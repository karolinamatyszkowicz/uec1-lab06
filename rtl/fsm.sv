==> flow/design.v <==
module fsm #(
    parameter logic [6:0] MAX_COUNT = 7'b0010100,
    parameter logic [6:0] ST1_COUNTER = 7'b0100111
) (
    input logic clk,
    input logic rst_n,
    output logic done,
    output logic led,
    input logic trigger,
    input logic en
);
typedef enum logic [1:0] {
    IDLE,
    ACTIVE,
    ST1
} state_t;
state_t state, state_nxt;
logic [6:0] counter, counter_nxt;
always_ff @(posedge clk or negedge rst_n) begin
    if (!rst_n) begin
        state <= IDLE;
        counter <= 7'b0;
    end else begin
        state <= state_nxt;
        counter <= counter_nxt;
    end
end
always_comb begin
    state_nxt = state;
    counter_nxt = counter;
    case (state)
        IDLE: begin
            if (trigger) begin
                state_nxt = ACTIVE;
            end
        end
        ACTIVE: begin
            if (counter == MAX_COUNT) begin
                state_nxt = ST1;
                counter_nxt = 7'b0;
            end else begin
                counter_nxt = counter + 1;
            end
        end
        ST1: begin
            if (counter == ST1_COUNTER) begin
                counter_nxt = 7'b0;
                state_nxt = IDLE;
            end
            else begin
                counter_nxt = counter + 1;
            end
        end
    endcase
end
always_comb begin
    done = 1'b0;
    led = 1'b0;
    case (state)
        IDLE: ;
        ACTIVE: ;
        ST1: begin
            done = 1'b1;
            led = ((~counter[2]) & en);
        end
    endcase
end
endmodule
### From RTL to reports: fsm

The steps from the RTL of fsm to its reports follow in flow order.
Lines are those of the file above, counted from 1.
Operators: Yosys type, input widths -> output width; for muxes data width and select width s.
Library cell names are shortened.
A cell with -- has no value.

| inputs | value |
|---|---|
| top | fsm |
| clock port | clk |
| cell library | sky130hd |
| library corner | tt_025C_1v80 |

### After elaboration

Yosys after proc, flatten, opt, wreduce and memory -nomap, before mapping. Memory bits, and registers merged into a memory's read port (data or address), are not among the register bits. Print and check cells are not counted. Equal cells are merged and count once.

| cells by class | value |
|---|---|
| add/sub/neg operators | 1 |
| eq/ne operators | 7 |
| muxes and demuxes | 9 |
| bitwise operators | 2 |
| reductions and logical operators | 4 |

Operator list:

| kind | count |
|---|---|
| $pmux 7 s2 | 1 |
| $mux 7 | 2 |
| $add 7x1->7 const B | 1 |
| $eq 7x5->1 const B | 1 |
| $eq 7x6->1 const B | 1 |
| $ne 2x2->1 const B | 3 |
| $pmux 2 s3 | 1 |
| $mux 2 | 3 |
| $reduce_and 4->1 | 1 |
| $reduce_bool 3->1 | 1 |
| $eq 2x1->1 const B | 1 |
| $eq 2x2->1 const B | 1 |
| $logic_not 2->1 | 1 |
| $reduce_bool 2->1 | 1 |
| $mux 1 | 2 |
| $and 1x1->1 | 1 |
| $not 1->1 | 1 |

| storage and ports | value |
|---|---|
| flip-flop bits (word level) | 9 |
| input bits | 4 |
| output and inout port bits | 2 |

### Longest topological paths

Longest topological path by Yosys (ltp), each cell counted once; first at word level (registers and memories cut), then after technology mapping (sequential cells cut; the memories' decode and read muxes count).

| depth | value |
|---|---|
| depth after elaboration | 3 |
| ABC_AREA | 0 |
| mapped depth | 5 |
| mapped depth without buffers | 5 |

### Netlist

Yosys stat after the flow's synthesis: flattened, memories mapped to cells. It holds for the ABC_AREA given above (unset counts as 0); a run with the other value may have another netlist.

Cell types:

| cell | count |
|---|---|
| dfrtp_1 | 9 |
| o2111ai_1 | 4 |
| dfstp_2 | 1 |
| xor2_1 | 3 |
| ha_1 | 2 |
| o211ai_1 | 3 |
| nor4_4 | 1 |
| inv_1 | 5 |
| nand2_1 | 4 |
| nor3_1 | 3 |
| o21ai_0 | 3 |
| o31ai_1 | 2 |
| buf_6 | 1 |
| a21oi_1 | 2 |
| buf_2 | 2 |
| nand4b_1 | 1 |
| or3b_1 | 1 |
| a211oi_1 | 1 |

Other cell types: 10; their cells: 10.

| mapped netlist | value |
|---|---|
| mapped cells | 58 |
| cell area after synthesis | 578.1 µm² |
| sequential part of the area | 251.5 µm² |
| mapped flip-flops | 10 |
| buffers | 4 |

### Timing after synthesis

OpenSTA on the mapped netlist: ideal clock, no wires. The path of least setup slack (recovery checks aside). Input and output delay are each 20% of the period. Register names are those of the netlist, which keeps one name where synthesis merged equal registers.

| timing path after synthesis | value |
|---|---|
| path kind | flip-flop to flip-flop |
| start | register counter[2] |
| end | register counter[0] |
| period | 1.47 ns |
| setup time | 0.134 ns |
| launch time at the first pin | 0.000 ns |
| arrival time | 1.271 ns |
| required time | 1.336 ns |
| path slack | 0.065 ns |
| delay of the path | 1.405 ns |
| stages | 5 |
| synthesis period reached | 1.405 ns |

"delay of the path" = arrival - input delay + setup time.
"stages" counts driving pins, that of a launching flip-flop among them; a cell with two outputs on the path counts twice.
"synthesis period reached" = period - worst setup slack (recovery checks aside). The figure is calculated, with input and output delays left at 20% of the set period.
Between the ends stands the longest chain of elaborated cells between them, by number of cells; it is not shown to be the way that was timed. Of several equally long chains one is given.
A line is the first line of the expression or statement that the cell stems from. Yosys adds cells for indexed reads and writes and turns some case tables into memories.

| on the way, after synthesis | value |
|---|---|
| cell sequence | dfrtp_1 -> or3b_1 -> buf_6 -> o31ai_1 -> o211ai_1 |
| length of the longest elaborated chain | 3 |

Ends and longest elaborated chain, after synthesis:

| item | line | RTL |
|---|---|---|
| from (decl) | 18 | `logic [6:0] counter, counter_nxt;` |
| from (assign) | 22 | `counter <= 7'b0;` |
| from (assign) | 25 | `counter <= counter_nxt;` |
| $eq 7x6->1 | 46 | `if (counter == ST1_COUNTER) begin` |
| $mux 7 | 46 |  |
| $pmux 7 s2 | 31 | `case (state)` |
| to (assign) | 22 |  |
| to (assign) | 25 |  |
| to (decl) | 18 |  |

Lab notebook: fsm

Top module fsm; platform sky130hd; tools Yosys and OpenROAD; 2 stored runs in no particular order. Input and output delays are each 20% of the period that was set; the output load is 0.01 pF.

#### Flow run 1

| setting | value |
|---|---|
| period_ns | `2.61` |
| CORE_UTILIZATION | `58` |
| PLACE_DENSITY_LB_ADDON | `0.12` |
| CORE_MARGIN | `8` |
| CELL_PAD_IN_SITES_GLOBAL_PLACEMENT | `3` |
| TNS_END_PERCENT | `90` |
| GPL_TIMING_DRIVEN | `0` |
| GPL_ROUTABILITY_DRIVEN | `1` |
| MIN_ROUTING_LAYER | `met1` |
| CAP_MARGIN | `20` |
| SLEW_MARGIN | `20` |

Incomplete, placement halted on FLW-0024.

#### Flow run 2

| setting | value |
|---|---|
| period_ns | `1.71` |
| CORE_UTILIZATION | `65` |
| SETUP_SLACK_MARGIN | `0.25` |
| PLACE_DENSITY_LB_ADDON | `0.05` |
| CORE_ASPECT_RATIO | `0.66` |
| CELL_PAD_IN_SITES_GLOBAL_PLACEMENT | `2` |
| ABC_AREA | `0` |
| GPL_ROUTABILITY_DRIVEN | `0` |
| CAP_MARGIN | `20` |
| CORE_MARGIN | `2` |
| SLEW_MARGIN | `20` |

Incomplete, floorplanning halted on PDN-0185.
